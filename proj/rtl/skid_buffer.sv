==> flow/design.v <==
module skid_buffer #(
  parameter int DATA_W = 32
) (
  input  logic                 clk,
  input  logic                 rst_n,
  input  logic                 s_valid,
  output logic                 s_ready,
  input  logic [DATA_W-1:0]    s_data,
  input  logic                 s_last,
  output logic                 m_valid,
  input  logic                 m_ready,
  output logic [DATA_W-1:0]    m_data,
  output logic                 m_last
);
  logic               buf_valid;
  logic [DATA_W-1:0]  buf_data;
  logic               buf_last;
  always_comb begin
    m_valid = buf_valid || s_valid;
    m_data  = buf_valid ? buf_data : s_data;
    m_last  = buf_valid ? buf_last : s_last;
  end
  always_comb begin
    s_ready = !buf_valid || m_ready;
  end
  always_ff @(posedge clk or negedge rst_n) begin
    if (!rst_n) begin
      buf_valid <= 1'b0;
      buf_data  <= '0;
      buf_last  <= 1'b0;
    end else begin
      if (buf_valid) begin
        if (m_ready) begin
          if (s_valid) begin
            buf_valid <= 1'b1;
            buf_data  <= s_data;
            buf_last  <= s_last;
          end else begin
            buf_valid <= 1'b0;
          end
        end
      end else begin
        if (s_valid && !m_ready) begin
          buf_valid <= 1'b1;
          buf_data  <= s_data;
          buf_last  <= s_last;
        end
      end
    end
  end
endmodule
* Reports on skid_buffer *
The steps from the RTL of skid_buffer to its reports follow in flow order.
Lines are those of the file above, counted from 1.
Operators carry their Yosys type and port widths (W data, S select, Z words).
Cell names lack the library's common part.
A cell with - has no value.

design
  design top = skid_buffer
  clock = clk
  standard-cell library = sky130hd
  corner = tt_025C_1v80

* Word level *
Counts by Yosys on the flattened word-level netlist (proc, flatten, opt, wreduce; memories kept). Register bits leave out memories and registers merged into their read ports (data or address). Print and check cells are left out. Cells with the same type and inputs are merged into one.

storage and ports
  flip-flop bits (word level) = 34
  input port bits = 37
  output and inout port bits = 35
  word-level cells = 26

cells by class
  eq/ne operators = 2
  mux-type cells = 14
  reduce/logical cells = 7

operator list
  cell                  number
  $mux W32              5
  $mux W1               9
  $ne A2 B2 Y1 const B  2
  $reduce_and A3 Y1     1
  $logic_or A1 B1 Y1    2
  $logic_not A1 Y1      2
  $reduce_bool A2 Y1    1
  $logic_and A1 B1 Y1   1

* Depth *
Yosys ltp: most cells in a row. Word level: on the elaborated netlist, between registers, memories and ports. Mapped: between sequential cells and ports; inverters and the memories' decode and read muxes count.

depth
  depth after elaboration = 4
  ABC_AREA = 0
  depth in mapped cells = 5
  mapped depth without buffers = 3

* Synthesis result *
Yosys stat after the flow's synthesis: flattened, memories mapped to cells. It holds for the ABC_AREA given above (unset counts as 0); a run with the other value may have another netlist.
Totals and module areas in this step are rounded.

synthesis totals
  cell count = 113
  synthesis area = 1820 µm²
  area of sequential cells = 851 µm²
  flip-flop cells = 34
  buffer cells = 7

cells by type
  cell      number  area in all (µm²)
  dfrtp_1   34      850.816
  mux2_4    30      450.432
  mux2_2    36      405.389
  buf_6     4       45.043
  nand3_4   1       17.517
  buf_2     3       15.014
  maj3_1    1       10.01
  nand2b_2  1       8.758
  nand2b_1  1       6.256
  or2_2     1       6.256
  inv_1     1       3.754

* Timing after synthesis *
Source: OpenSTA report_checks on the synthesized netlist (no wires, ideal clock, input and output delay 20% of the period each), path of least setup slack; recovery checks are left aside. Register names are those of the netlist, which keeps one name where synthesis merged equal registers.

timing path after synthesis
  path type = reg-to-output
  from = register buf_valid
  to = output m_data[0]
  period = 1970 ps
  output delay = 394 ps
  time at the first pin = 0 ps
  arrival = 1019 ps
  required time = 1576 ps
  setup slack = 557 ps
  path delay = 1019 ps
  stages = 4
  buffers on the path = 2
  synthesis period reached = 1413 ps

"path delay" = arrival - input delay + setup time.
A path that ends at an output port has no setup time.
"stages": output pins that drive a net of the path, with the launching flip-flop's if there is one; two outputs of one cell count as two.
"synthesis period reached" = period - worst setup slack (recovery checks aside). The figure is calculated, with input and output delays left at 20% of the set period.
Between the ends stands the longest chain of elaborated cells between them, by number of cells; it is not shown to be the way that was timed. Of several equally long chains one is given.
Each line given opens the expression or statement behind the cell; cells for indexed reads and writes are added by Yosys, which also makes memories of some case tables.
At most two assigning lines are given for a register; there are more.

on the way, after synthesis
  cells stage by stage = dfrtp_1 buf_6 buf_2 mux2_2
  length of the longest elaborated chain = 1
  elaborated cells on any way between the ends = 1
  RTL lines with such cells = 1
  those cells by class = 1 x mux

RTL lines, path after synthesis
  what                RTL line  text
  start: declaration  15        logic               buf_valid;
  start: assignment   28        buf_valid <= 1'b0;
  start: assignment   35        buf_valid <= 1'b1;
  $mux W32            20        m_data  = buf_valid ? buf_data : s_data;
  end: declaration    12        output logic [DATA_W-1:0]    m_data,

* Worst path after layout *
Path of least setup slack in the final report of record 1 (OpenROAD, finished layout, wires in). Where an end is a register, its clock arrival counts in the times.
The report prints the path's times to 10 ps; the period is as set.

timing path after layout
  path type = reg-to-output
  from = register buf_valid
  to = output m_data[26]
  period = 1180 ps
  output delay = 240 ps
  time at the first pin = 270 ps
  arrival = 1430 ps
  required time = 940 ps
  setup slack = -480 ps
  stages = 5
  buffers on the path = 3

Between the ends stands the longest chain of elaborated cells between them, by number of cells; it is not shown to be the way that was timed. Of several equally long chains one is given.
At most two assigning lines are given for a register; there are more.

on the way, after layout
  cells stage by stage = dfrtp_2 buf_6 buf_8 mux2_4 buf_6
  length of the longest elaborated chain = 1
  elaborated cells on any way between the ends = 1
  RTL lines with such cells = 1
  those cells by class = 1 x mux

RTL lines, path after layout
  what                RTL line  text
  start: declaration  15        logic               buf_valid;
  start: assignment   28        buf_valid <= 1'b0;
  start: assignment   35        buf_valid <= 1'b1;
  $mux W32            20        m_data  = buf_valid ? buf_data : s_data;
  end: declaration    12        output logic [DATA_W-1:0]    m_data,

Settings and measured results of 2 stored flow runs for module skid_buffer (sky130hd), not sorted in any way. The constraints put input and output delay at 20% of the set period each and load the outputs with 0.01 pF.
"achieved clock period": clock period set for the run, less the worst setup slack. It is reckoned from that one timing run; input and output delays stay at 20% of the period that was set.
"critical path time": the worst setup path's part of the clock period (all of it between registers, 20% less for each end at a port) less its slack. A launch clock that arrives late makes it longer, a capture clock that arrives late makes it shorter.
"total power after layout" rests on the timing tool's default activity at the inputs, not on a simulated workload.
"critical path time" is given in steps of 10 ps.
The results are shown rounded.
Settings: . = not set for that run.

setting or result                             record 1       record 2
period_ns                                     1.18           0.831
CAP_MARGIN                                    20             15
CORE_MARGIN                                   2              2
CORE_UTILIZATION                              40             30
SLEW_MARGIN                                   20             20
PLACE_DENSITY                                 .              0.8
CORE_ASPECT_RATIO                             .              0.64
CELL_PAD_IN_SITES_GLOBAL_PLACEMENT            .              1
CELL_PAD_IN_SITES_DETAIL_PLACEMENT            .              2
TNS_END_PERCENT                               .              40
ABC_AREA                                      .              0
GPL_TIMING_DRIVEN                             .              1
CTS_CLUSTER_SIZE                              .              34
CTS_CLUSTER_DIAMETER                          .              146
MIN_ROUTING_LAYER                             .              met2
chip area after synthesis (Yosys) (µm²)       1820           1820
die outline area (µm²)                        5100           6720
standard-cell area of the final layout (µm²)  3130           3260
final utilization                             0.719          0.564
setup slack of the worst path (ps)            -484           -897
post-route setup TNS (ps)                     -29800         -56000
total power after layout (mW)                 4.14           6.34
achieved clock period (ps)                    1664           1728
critical path time (ps)                       1430           1560
worst setup path kind                         reg-to-output  reg-to-output
